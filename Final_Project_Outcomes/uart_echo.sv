==> flow/design.v <==
module uart_echo (
    input logic clk,           
    input logic rst_n,         
    input logic uart_rx,       
    output logic uart_tx,      
    output logic led_rx,       
    output logic led_tx,       
	 output logic [7:0] leds
);
    parameter CLOCK_FREQ = 50000000;    
    parameter BAUD_RATE  = 115200;
    parameter BAUD_DIV   = CLOCK_FREQ / BAUD_RATE;
	 parameter DELAY_VALUE = 10;   
	 reg [3:0] delay_counter = 0;   
    logic [7:0] rx_data;
    logic rx_done;
    uart_rx #(
        .BAUD_DIV(BAUD_DIV)
    ) uart_receiver (
        .clk(clk),
        .rst_n(rst_n),
        .rx(uart_rx),
        .data_out(rx_data),
        .data_valid(rx_done),
		  .leds(leds)
    );
    logic tx_start;
    logic tx_busy;
    uart_tx #(
        .BAUD_DIV(BAUD_DIV)
    ) uart_transmitter (
        .clk(clk),
        .rst_n(rst_n),
        .tx_start(tx_start),
        .data_in(rx_data), 
        .tx_busy(tx_busy),
        .tx(uart_tx)
    );
    always_ff @(posedge clk or negedge rst_n) begin
        if (!rst_n) begin
            tx_start <= 1'b0;
            led_rx   <= 1'b0;
            led_tx   <= 1'b0;
        end else begin
            if (rx_done) begin
                tx_start <= 1'b1;   
                led_rx   <= 1'b1;   
            end else if (tx_start && !tx_busy) begin
                tx_start <= 1'b0;
                led_rx   <= 1'b0;
                led_tx   <= 1'b1;   
            end else if (tx_busy) begin
                led_tx   <= 1'b1;
            end else begin
                led_tx   <= 1'b0;
            end
        end
    end
endmodule
module uart_rx #(
    parameter BAUD_DIV = 434   
) (
    input logic clk,
    input logic rst_n,
    input logic rx,
    output logic [7:0] data_out,
    output logic data_valid,
	 	output logic [7:0] leds
);
    logic [11:0] baud_counter;
    logic [3:0] bit_count;
    logic [7:0] rx_shift;
    logic rx_active;
    always_ff @(posedge clk or negedge rst_n) begin
        if (!rst_n) begin
            baud_counter <= 0;
            bit_count <= 0;
            rx_active <= 0;
            data_valid <= 0;
            rx_shift <= 8'b0;   
        end else begin
            if (!rx_active && !rx) begin
                rx_active = 1;
                baud_counter = BAUD_DIV / 2;
                bit_count = 0;
                rx_shift = 8'b0;   
            end else if (rx_active) begin
                if (baud_counter == 0) begin
                    baud_counter <= BAUD_DIV;
                    if (bit_count < 9) begin
                        rx_shift = {rx, rx_shift[7:1]};   
                        bit_count = bit_count + 1;
                    end else begin
                        rx_active <= 0;
                        data_out = rx_shift;  
								leds = rx_shift;
                        data_valid = 1;
                    end
                end else begin
                    baud_counter <= baud_counter - 1;
                end
            end else begin
                data_valid <= 0;
            end
        end
    end
endmodule
module uart_tx #(
    parameter BAUD_DIV = 434
) (
    input logic clk,
    input logic rst_n,
    input logic tx_start,
    input logic [7:0] data_in,
    output logic tx_busy,
    output logic tx
);
    logic [9:0] tx_shift;   
    logic [3:0] bit_count;
    logic [11:0] baud_counter;
    logic tx_active;
    always_ff @(posedge clk or negedge rst_n) begin
        if (!rst_n) begin
            tx_active <= 0;
            baud_counter <= 0;
            tx_busy <= 0;
            tx <= 1;   
        end else begin
            if (tx_start && !tx_active) begin
                tx_active <= 1;
                tx_shift <= {1'b1, data_in, 1'b0};   
                baud_counter <= BAUD_DIV;
                bit_count <= 0;
                tx_busy <= 1;
            end else if (tx_active) begin
                if (baud_counter == 0) begin
                    baud_counter <= BAUD_DIV;
                    tx <= tx_shift[0];   
                    tx_shift <= {1'b1, tx_shift[9:1]};   
                    bit_count <= bit_count + 1;
                    if (bit_count == 9) begin   
                        tx_active <= 0;
                        tx_busy <= 0;
                    end
                end else begin
                    baud_counter <= baud_counter - 1;
                end
            end
        end
    end
endmodule
[Tool chain data of uart_echo]
Tool output for the design above, in the order of the flow.
Lines are those of the file above, counted from 1.
Operators carry their Yosys type and port widths (W data, S select, Z words).
Library cell names are shortened.
A cell with n/a has no value.
Set-up
  top: uart_echo
  clock: clk
  library: sky130hd
  timing corner: tt_025C_1v80

[After elaboration]
Counts by Yosys on the flattened word-level netlist (proc, flatten, opt, wreduce; memories kept). Register bits leave out memories and registers merged into their read ports (data or address). Print and check cells are left out. Cells with the same type and inputs are merged into one.
Storage and ports
  register bits: 65
  output and inout bits: 11
  input port bits: 3
  cells after elaboration: 86
Cells by class
  reduce/logical cells: 22
  $add $sub $neg: 4
  magnitude comparators: 1
  bitwise gates (word level): 3
  muxes and demuxes: 38
  eq/ne operators: 3
Operators by type and width (number)
  $mux W12: 6
  $mux W8: 4
  $sub A12 B1 Y12 const B: 2
  $logic_not A12 Y1: 2
  $mux W4: 6
  $mux W10: 2
  $mux W1: 19
  $reduce_and A3 Y1: 5
  $reduce_bool A2 Y1: 7
  $mux W9: 1
  $add A4 B1 Y4 const B: 2
  $reduce_and A5 Y1: 1
  $logic_not A1 Y1: 4
  $ne A2 B2 Y1 const B: 2
  $lt A4 B4 Y1 const B: 1
  $eq A4 B4 Y1 const B: 1
  $logic_and A1 B1 Y1: 3
  $not A1 Y1: 3

[Depth]
Longest topological path by Yosys (ltp), each cell counted once; first at word level (registers and memories cut), then after technology mapping (sequential cells cut; the memories' decode and read muxes count).
Depth
  word-level depth: 5
  ABC_AREA: 1
  gate-level depth with buffers: 10
  depth with buffers taken out: 9

[After synthesis]
Source: synth_stat.txt of the flow (Yosys; design flattened, memories mapped). It holds for the ABC_AREA given above (unset counts as 0); a run with the other value may have another netlist.
Cells by type
  dfrtp_1: number 42, area in all 1.05E+03 µm²
  edfxtp_1: number 21, area in all 630.605 µm²
  nand2_1: number 104, area in all 390.374 µm²
  inv_1: number 43, area in all 161.405 µm²
  nand3_1: number 32, area in all 160.154 µm²
  nor2_1: number 41, area in all 153.898 µm²
  ha_1: number 8, area in all 100.096 µm²
  o21ai_0: number 14, area in all 70.067 µm²
  xnor2_1: number 5, area in all 43.792 µm²
  xor2_1: number 5, area in all 43.792 µm²
  nor2_2: number 6, area in all 37.536 µm²
  buf_6: number 3, area in all 33.782 µm²
  nand2_4: number 3, area in all 33.782 µm²
  nor2_4: number 3, area in all 33.782 µm²
  nand2_2: number 5, area in all 31.28 µm²
  nand4_1: number 5, area in all 31.28 µm²
  dfstp_2: number 1, area in all 26.275 µm²
  a21oi_1: number 4, area in all 20.019 µm²
Other cell types: 16; their cells: 20.
Synthesis totals
  sequential area: 1707.9 µm²
  flip-flop cells: 64
  cells in the netlist: 365
  buffer cells: 5
  cell area after synthesis: 3186.8 µm²

[Worst setup path after synthesis]
Path of least setup slack by OpenSTA after synthesis, without wires, with an ideal clock, recovery checks aside; 20% of the period is set as input and as output delay. Where synthesis merged equal registers, the netlist keeps one of their names.
Path after synthesis
  kind: register -> register
  from: register uart_receiver.bit_count[0]
  to: register uart_receiver.leds[0]
  arrival: 1.732 ns
  data required time: 2.657 ns
  path delay: 2.115 ns
  setup time: 0.383 ns
  clock period: 3.04 ns
  buffers on the path: 1
  setup slack: 0.925 ns
  launch time at the first pin: 0.000 ns
  stages: 7
  synthesis period reached: 2.115 ns
"path delay" = arrival - input delay + setup time.
"stages" counts driving pins, that of a launching flip-flop among them; a cell with two outputs on the path counts twice.
"synthesis period reached" is the clock period less the worst setup slack; recovery checks do not enter. This is arithmetic on one report: input and output delays are still those of the set period (20% each).
Between the ends stands the longest chain of elaborated cells between them, by number of cells; it is not shown to be the way that was timed. Of several equally long chains one is given.
A line is the first line of the expression or statement that the cell stems from. Yosys adds cells for indexed reads and writes and turns some case tables into memories.
At most two assigning lines are given for a register; there are more.
On the way, after synthesis
  cells stage by stage: dfrtp_1 > inv_1 > ha_1 > a21boi_2 > nand2_4 > buf_6 > nor3_1
  cells in the longest elaborated chain: 3
  elaborated cells between the ends (all ways): 3
  source lines of those cells: 1
  classes of those cells: 1 x compare; 1 x logic; 1 x reduce/logical
RTL lines, path after synthesis
  start, declared: RTL line 71  | logic [3:0] bit_count;
  start, assigned: RTL line 77  | bit_count <= 0;
  start, assigned: RTL line 92  | bit_count = bit_count + 1;
  $lt A4 B4 Y1: RTL line 90  | if (bit_count < 9) begin
  $not A1 Y1
  $reduce_and A5 Y1
  end, assigned: RTL line 96  | leds = rx_shift;
  end, declared: RTL line 68  | output logic [7:0] leds

[Path in the finished layout]
Path of least setup slack in the final report of run 1 (OpenROAD, finished layout, wires in). Where an end is a register, its clock arrival counts in the times.
Path post-layout
  kind: register -> output
  from: register uart_transmitter.tx
  to: output uart_tx
  clock period: 1.88 ns
  output delay: 0.38 ns
  buffers on the path: 1
  data required time: 1.50 ns
  arrival: 1.38 ns
  setup slack: 0.12 ns
  stages: 2
  launch time at the first pin: 0.33 ns
On the way, post-layout
  cells stage by stage: dfstp_2 > clkdlybuf4s50_1
  cells in the longest elaborated chain: 0
  elaborated cells between the ends (all ways): 0
  source lines of those cells: 0
RTL lines, path post-layout
  start, declared: RTL line 116  | output logic tx
  start, assigned: RTL line 127  | tx <= 1;
  start, assigned: RTL line 138  | tx <= tx_shift[0];
  end, declared: RTL line 5  | output logic uart_tx,

Subject: flow runs of uart_echo

Hi,

Below are 2 stored runs of the flow (Yosys, OpenROAD; platform sky130hd) on uart_echo, each with its settings and what was measured, unordered. Constraints: input delay and output delay 20% of the set period each, output load 0.01 pF.
"achieved clock period (ns)" = clock period - worst setup slack. The figure is calculated, with input and output delays left at 20% of the set period.
"worst setup path time (ns)" = time allowed to the worst setup path (clock period - input delay - output delay, where it has them) - its slack; a late launch clock adds to it, a late capture clock takes from it.
"finish__power__total" is the tool's figure for a default switching activity; nothing was simulated.

Flow files of run 1
==> flow/run.sh <==
#!/bin/bash
# the make line also repeats the synthesis and layout settings of config.mk as NAME=value (left out here)
make -C /OpenROAD-flow-scripts/flow DESIGN_CONFIG=/design/flow/config.mk WORK_HOME=/design/flow/orfs CLKGATE_MAP_FILE= finish
==> flow/config.mk <==
export PLATFORM = sky130hd
export DESIGN_NAME = uart_echo
export DESIGN_NICKNAME = uart_echo
export VERILOG_FILES = /design/flow/design.v
export SDC_FILE = /design/flow/constraint.sdc
export NUM_CORES = 4
export LEC_CHECK = 0
export ABC_AREA = 1
export CAP_MARGIN = 20
export CELL_PAD_IN_SITES_DETAIL_PLACEMENT = 1
export CELL_PAD_IN_SITES_GLOBAL_PLACEMENT = 3
export CORE_MARGIN = 2
export CORE_UTILIZATION = 28
export GPL_ROUTABILITY_DRIVEN = 0
export PLACE_DENSITY_LB_ADDON = 0.04
export SLEW_MARGIN = 20
export TNS_END_PERCENT = 10
==> flow/constraint.sdc <==
create_clock -name core_clock -period 1.88 [get_ports {clk}]
set_input_delay 0.3760 -clock core_clock [delete_from_list [all_inputs] [get_ports {clk}]]
set_output_delay 0.3760 -clock core_clock [all_outputs]
set_load 0.01 [all_outputs]

report of run 1
yosys chip area after synthesis (um^2): 3186.8
finish__design__die__area: 12251.2
finish__design__instance__area__stdcell: 3931.3
finish__design__instance__utilization: 0.3579
finish__timing__setup__ws: 0.124
finish__timing__setup__tns: 0.000
finish__timing__hold__ws: 0.187
finish__power__total: 3.254e-03
achieved clock period (ns): 1.756
worst setup path time (ns): 1.38
worst setup path kind: register -> output

Flow files of run 2
==> flow/run.sh <==
#!/bin/bash
# the make line also repeats the synthesis and layout settings of config.mk as NAME=value (left out here)
make -C /OpenROAD-flow-scripts/flow DESIGN_CONFIG=/design/flow/config.mk WORK_HOME=/design/flow/orfs CLKGATE_MAP_FILE= finish
==> flow/config.mk <==
export PLATFORM = sky130hd
export DESIGN_NAME = uart_echo
export DESIGN_NICKNAME = uart_echo
export VERILOG_FILES = /design/flow/design.v
export SDC_FILE = /design/flow/constraint.sdc
export NUM_CORES = 4
export LEC_CHECK = 0
export CAP_MARGIN = 20
export CELL_PAD_IN_SITES_GLOBAL_PLACEMENT = 0
export CORE_ASPECT_RATIO = 0.75
export CORE_MARGIN = 2
export CORE_UTILIZATION = 64
export GPL_TIMING_DRIVEN = 0
export PLACE_DENSITY_LB_ADDON = 0.25
export SLEW_MARGIN = 20
export TNS_END_PERCENT = 40
==> flow/constraint.sdc <==
create_clock -name core_clock -period 5.0 [get_ports {clk}]
set_input_delay 1.0000 -clock core_clock [delete_from_list [all_inputs] [get_ports {clk}]]
set_output_delay 1.0000 -clock core_clock [all_outputs]
set_load 0.01 [all_outputs]

report of run 2
yosys chip area after synthesis (um^2): 3044.2
finish__design__die__area: 5329.6
finish__design__instance__area__stdcell: 3423.3
finish__design__instance__utilization: 0.7575
finish__timing__setup__ws: 2.343
finish__timing__setup__tns: 0.000
finish__timing__hold__ws: 0.467
finish__power__total: 1.270e-03
achieved clock period (ns): 2.657
worst setup path time (ns): 2.66
worst setup path kind: register -> register

Regards
